==> flow/design.v <==
module synchronous_fifo (input clk,
                      	 input rst_n,
                      	 input wrt_en,
                      	 input rd_en,
                      	 input [15:0] data_in,
                         output [15:0] data_out,
                         output full, 
                      	 output empty);
	reg [3:0] wtr_ptr;
	reg [3:0] rd_ptr;
	reg [15:0] fifo_mem [0:7];
	wire wrap_around;
	always@(posedge clk or negedge rst_n) 
	begin
		if (~rst_n) 
		begin
			wtr_ptr <= 0; 
			rd_ptr <= 0;
		end
		else if (wrt_en & !full) 
		begin
			fifo_mem[wtr_ptr[2:0]] <= data_in;
			wtr_ptr <= wtr_ptr + 1;
		end
		else if (rd_en & !empty) 
			rd_ptr <= rd_ptr + 1;
   	end
	assign data_out = fifo_mem[rd_ptr[2:0]];
	assign wrap_around = wtr_ptr[3] ^ rd_ptr[3];   
	assign full = wrap_around & (wtr_ptr[2:0] == rd_ptr[2:0]);
	assign empty = (wtr_ptr == rd_ptr);
endmodule
# Step by step through the tools: synchronous_fifo
# The steps from the RTL of synchronous_fifo to its reports follow in flow order.
# Lines are those of the file above, counted from 1.
# Operators: Yosys type, input widths -> output width; for muxes data width and select width s.
# Cell names lack the library's common part.
setup:
  design: "synchronous_fifo"
  clk_port: "clk"
  lib: "sky130hd"
  corner: "tt_025C_1v80"

# Elaborated design
# Yosys after proc, flatten, opt, wreduce and memory -nomap, before mapping. Enables and synchronous resets that opt folds into registers are not counted as muxes. Print and check cells are not counted. Equal cells are merged and count once.
word_totals:
  word_cells: 47
  out_inout_bits: 18
  ff_bits: 136
classes:
  muxes: 1
  n_logic: 5
  n_reduce_logical: 13
  equal: 16
  addsub: 2
ops:
  columns: ["cell", "n"]
  rows:
  - ["$pmux 16 s8", 1]
  - ["$eq 3x3->1 const B", 8]
  - ["$reduce_and 3->1", 8]
  - ["$eq 3x2->1 const B", 4]
  - ["$add 4x1->4 const B", 2]
  - ["$eq 3x1->1 const B", 2]
  - ["$logic_not 3->1", 2]
  - ["$eq 4x4->1", 1]
  - ["$and 1x1->1", 3]
  - ["$eq 3x3->1", 1]
  - ["$logic_not 1->1", 2]
  - ["$reduce_and 2->1", 1]
  - ["$xor 1x1->1", 1]
  - ["$not 1->1", 1]

# Depth
# Yosys ltp: most cells in a row. Word level: on the elaborated netlist, between registers, memories and ports. Mapped: between sequential cells and ports; inverters and the memories' decode and read muxes count.
depth:
  word_depth: 6
  ABC_AREA: 1
  mapped_depth: 10

# Synthesis result
# The flow's flattened synthesis, as Yosys stat reports it; memories are mapped. The netlist is that of the ABC_AREA named above (0 if unset); the other value can give another one.
types:
  columns: ["cell_type", "n", "area_total_um2"]
  rows:
  - ["edfxtp_1", 128, 3.84E+03]
  - ["nand3_1", 102, 510.49]
  - ["nand2_1", 98, 367.853]
  - ["dfrtp_1", 8, 200.192]
  - ["ha_1", 12, 150.144]
  - ["nand4_1", 15, 93.84]
  - ["clkbuf_1", 17, 63.811]
  - ["o21ai_0", 10, 50.048]
  - ["inv_1", 12, 45.043]
  - ["nor2_1", 10, 37.536]
  - ["o21ai_1", 7, 35.034]
  - ["buf_2", 6, 30.029]
  - ["xor2_1", 3, 26.275]
  - ["nor3_4", 1, 16.266]
  - ["nand2_2", 2, 12.512]
  - ["nand4_2", 1, 12.512]
  - ["buf_6", 1, 11.261]
  - ["nor2_4", 1, 11.261]
# Other cell types: 6; their cells: 7.
mapped:
  area_um2: 5555.3
  ffs: 136
  stdcells: 441

# Worst setup path after synthesis
# OpenSTA on the mapped netlist: ideal clock, no wires. The path of least setup slack (recovery checks aside). Input and output delay are each 20% of the period. Register names are those of the netlist, which keeps one name where synthesis merged equal registers.
synth_path:
  path_type: "register -> output"
  from: "register rd_ptr[2]"
  to: "output port data_out[0]"
  launch_ns: 0.000
  output_delay_ns: 0.792
  delay_ns: 1.820
  t_required_ns: 3.168
  arrival_time_ns: 1.820
  clock_period_ns: 3.96
  setup_slack_ns: 1.348
  driving_pins: 11
  synth_period_reached_ns: 2.612
# "delay_ns" is the arrival time less input delay plus setup time.
# A path that ends at an output port has no setup time.
# "driving_pins": output pins that drive a net of the path, with the launching flip-flop's if there is one; two outputs of one cell count as two.
# "synth_period_reached_ns" is the clock period less the worst setup slack; recovery checks do not enter. This is arithmetic on one report: input and output delays are still those of the set period (20% each).
# Between the ends stands the longest chain of elaborated cells between them, by number of cells; it is not shown to be the way that was timed. Of several equally long chains one is given.
# Each line given opens the expression or statement behind the cell; cells for indexed reads and writes are added by Yosys, which also makes memories of some case tables.
synth_between:
  path_cell_list: "dfrtp_1 > buf_6 > clkinv_2 > clkbuf_1 > ha_1 > clkbuf_1 > clkbuf_1 > nand2_1 > nand3_1 > o21ai_0 > nand2_1"
  elab_chain_cells: 2
synth_lines:
  columns: ["element", "line_no", "source"]
  rows:
  - ["start: declaration", 10, "reg [3:0] rd_ptr;"]
  - ["start: assignment", 18, "rd_ptr <= 0;"]
  - ["start: assignment", 26, "rd_ptr <= rd_ptr + 1;"]
  - ["$eq 3x3->1", 28, "assign data_out = fifo_mem[rd_ptr[2:0]];"]
  - ["$pmux 16 s8", 28, null]
  - ["end: declaration", 6, "output [15:0] data_out,"]

# Worst path after layout
# From the final timing report of record 1: the path of least setup slack in the routed layout; clock arrival at registers is part of the times.
layout_path:
  path_type: "register -> output"
  from: "register rd_ptr[1]"
  to: "output port data_out[5]"
  driving_pins: 8
  setup_slack_ns: 0.79
  arrival_time_ns: 3.04
  output_delay_ns: 0.96
  t_required_ns: 3.83
  clock_period_ns: 4.79
  launch_ns: 0.42
# Between the ends stands the longest chain of elaborated cells between them, by number of cells; it is not shown to be the way that was timed. Of several equally long chains one is given.
layout_between:
  path_cell_list: "dfrtp_1 > ha_1 > ha_1 > nand2_1 > nand2_1 > nor3_1 > a21oi_1 > clkdlybuf4s50_1"
  elab_chain_cells: 2
layout_lines:
  columns: ["element", "line_no", "source"]
  rows:
  - ["start: declaration", 10, "reg [3:0] rd_ptr;"]
  - ["start: assignment", 18, "rd_ptr <= 0;"]
  - ["start: assignment", 26, "rd_ptr <= rd_ptr + 1;"]
  - ["$eq 3x3->1", 28, "assign data_out = fifo_mem[rd_ptr[2:0]];"]
  - ["$pmux 16 s8", 28, null]
  - ["end: declaration", 6, "output [15:0] data_out,"]

Appendix: measured runs

Design synchronous_fifo on sky130hd. What follows are 2 stored runs of the flow, each under its own settings; their order means nothing. The constraints put input and output delay at 20% of the set period each and load the outputs with 0.01 pF.
"clock_period_reached_ns" = clock period - worst setup slack. The figure is calculated, with input and output delays left at 20% of the set period.
"timing.worst_path_ns": the worst setup path's part of the clock period (all of it between registers, 20% less for each end at a port) less its slack. A launch clock that arrives late makes it longer, a capture clock that arrives late makes it shorter.
By "power.total_mw" is meant OpenSTA's value without simulated activity: inputs other than the clock are taken to toggle once in ten clock periods, and the tool carries that through the logic.

--- record 1 ---
==> flow/run.sh <==
#!/bin/bash
# the make line also repeats the synthesis and layout settings of config.mk as NAME=value (left out here)
make -C /OpenROAD-flow-scripts/flow DESIGN_CONFIG=/design/flow/config.mk WORK_HOME=/design/flow/orfs CLKGATE_MAP_FILE= finish
==> flow/config.mk <==
export PLATFORM = sky130hd
export DESIGN_NAME = synchronous_fifo
export DESIGN_NICKNAME = synchronous_fifo
export VERILOG_FILES = /design/flow/design.v
export SDC_FILE = /design/flow/constraint.sdc
export NUM_CORES = 4
export LEC_CHECK = 0
export ABC_AREA = 1
export CAP_MARGIN = 20
export CELL_PAD_IN_SITES_DETAIL_PLACEMENT = 2
export CELL_PAD_IN_SITES_GLOBAL_PLACEMENT = 1
export CORE_MARGIN = 10
export CORE_UTILIZATION = 32
export CTS_CLUSTER_DIAMETER = 88
export CTS_CLUSTER_SIZE = 82
export MAX_ROUTING_LAYER = met5
export MIN_ROUTING_LAYER = met1
export PLACE_DENSITY_LB_ADDON = 0.03
export SETUP_SLACK_MARGIN = 0.32
export SLEW_MARGIN = 15
==> flow/constraint.sdc <==
create_clock -name core_clock -period 4.79 [get_ports {clk}]
set_input_delay 0.9580 -clock core_clock [delete_from_list [all_inputs] [get_ports {clk}]]
set_output_delay 0.9580 -clock core_clock [all_outputs]
set_load 0.01 [all_outputs]

==> results, as YAML <==
results:
  total_negative_slack_ns: 0.000
  timing.worst_path_ns: 3.04
  critical_path_kind: "register -> output"
  ys_area_um2: 5555.3
  power.total_mw: 4.067
  final_cell_area_um2: 6769.0
  clock_period_reached_ns: 3.998
  fin_util_frac: 0.394
  timing.setup.ws_ns: 0.792
  die_area_um2: 23031.1

--- record 2 ---
==> flow/run.sh <==
#!/bin/bash
# the make line also repeats the synthesis and layout settings of config.mk as NAME=value (left out here)
make -C /OpenROAD-flow-scripts/flow DESIGN_CONFIG=/design/flow/config.mk WORK_HOME=/design/flow/orfs CLKGATE_MAP_FILE= finish
==> flow/config.mk <==
export PLATFORM = sky130hd
export DESIGN_NAME = synchronous_fifo
export DESIGN_NICKNAME = synchronous_fifo
export VERILOG_FILES = /design/flow/design.v
export SDC_FILE = /design/flow/constraint.sdc
export NUM_CORES = 4
export LEC_CHECK = 0
export CAP_MARGIN = 20
export CORE_MARGIN = 2
export CORE_UTILIZATION = 68
export CTS_CLUSTER_DIAMETER = 325
export CTS_CLUSTER_SIZE = 69
export MAX_ROUTING_LAYER = met5
export PLACE_DENSITY_LB_ADDON = 0.14
export SETUP_SLACK_MARGIN = 0.59
export SLEW_MARGIN = 30
export TNS_END_PERCENT = 10
==> flow/constraint.sdc <==
create_clock -name core_clock -period 2.77 [get_ports {clk}]
set_input_delay 0.5540 -clock core_clock [delete_from_list [all_inputs] [get_ports {clk}]]
set_output_delay 0.5540 -clock core_clock [all_outputs]
set_load 0.01 [all_outputs]

==> results, as YAML <==
results:
  total_negative_slack_ns: -2.853
  timing.worst_path_ns: 2.52
  critical_path_kind: "register -> output"
  ys_area_um2: 5396.4
  power.total_mw: 8.802
  final_cell_area_um2: 7180.6
  clock_period_reached_ns: 3.079
  fin_util_frac: 0.929
  timing.setup.ws_ns: -0.309
  die_area_um2: 8664.8
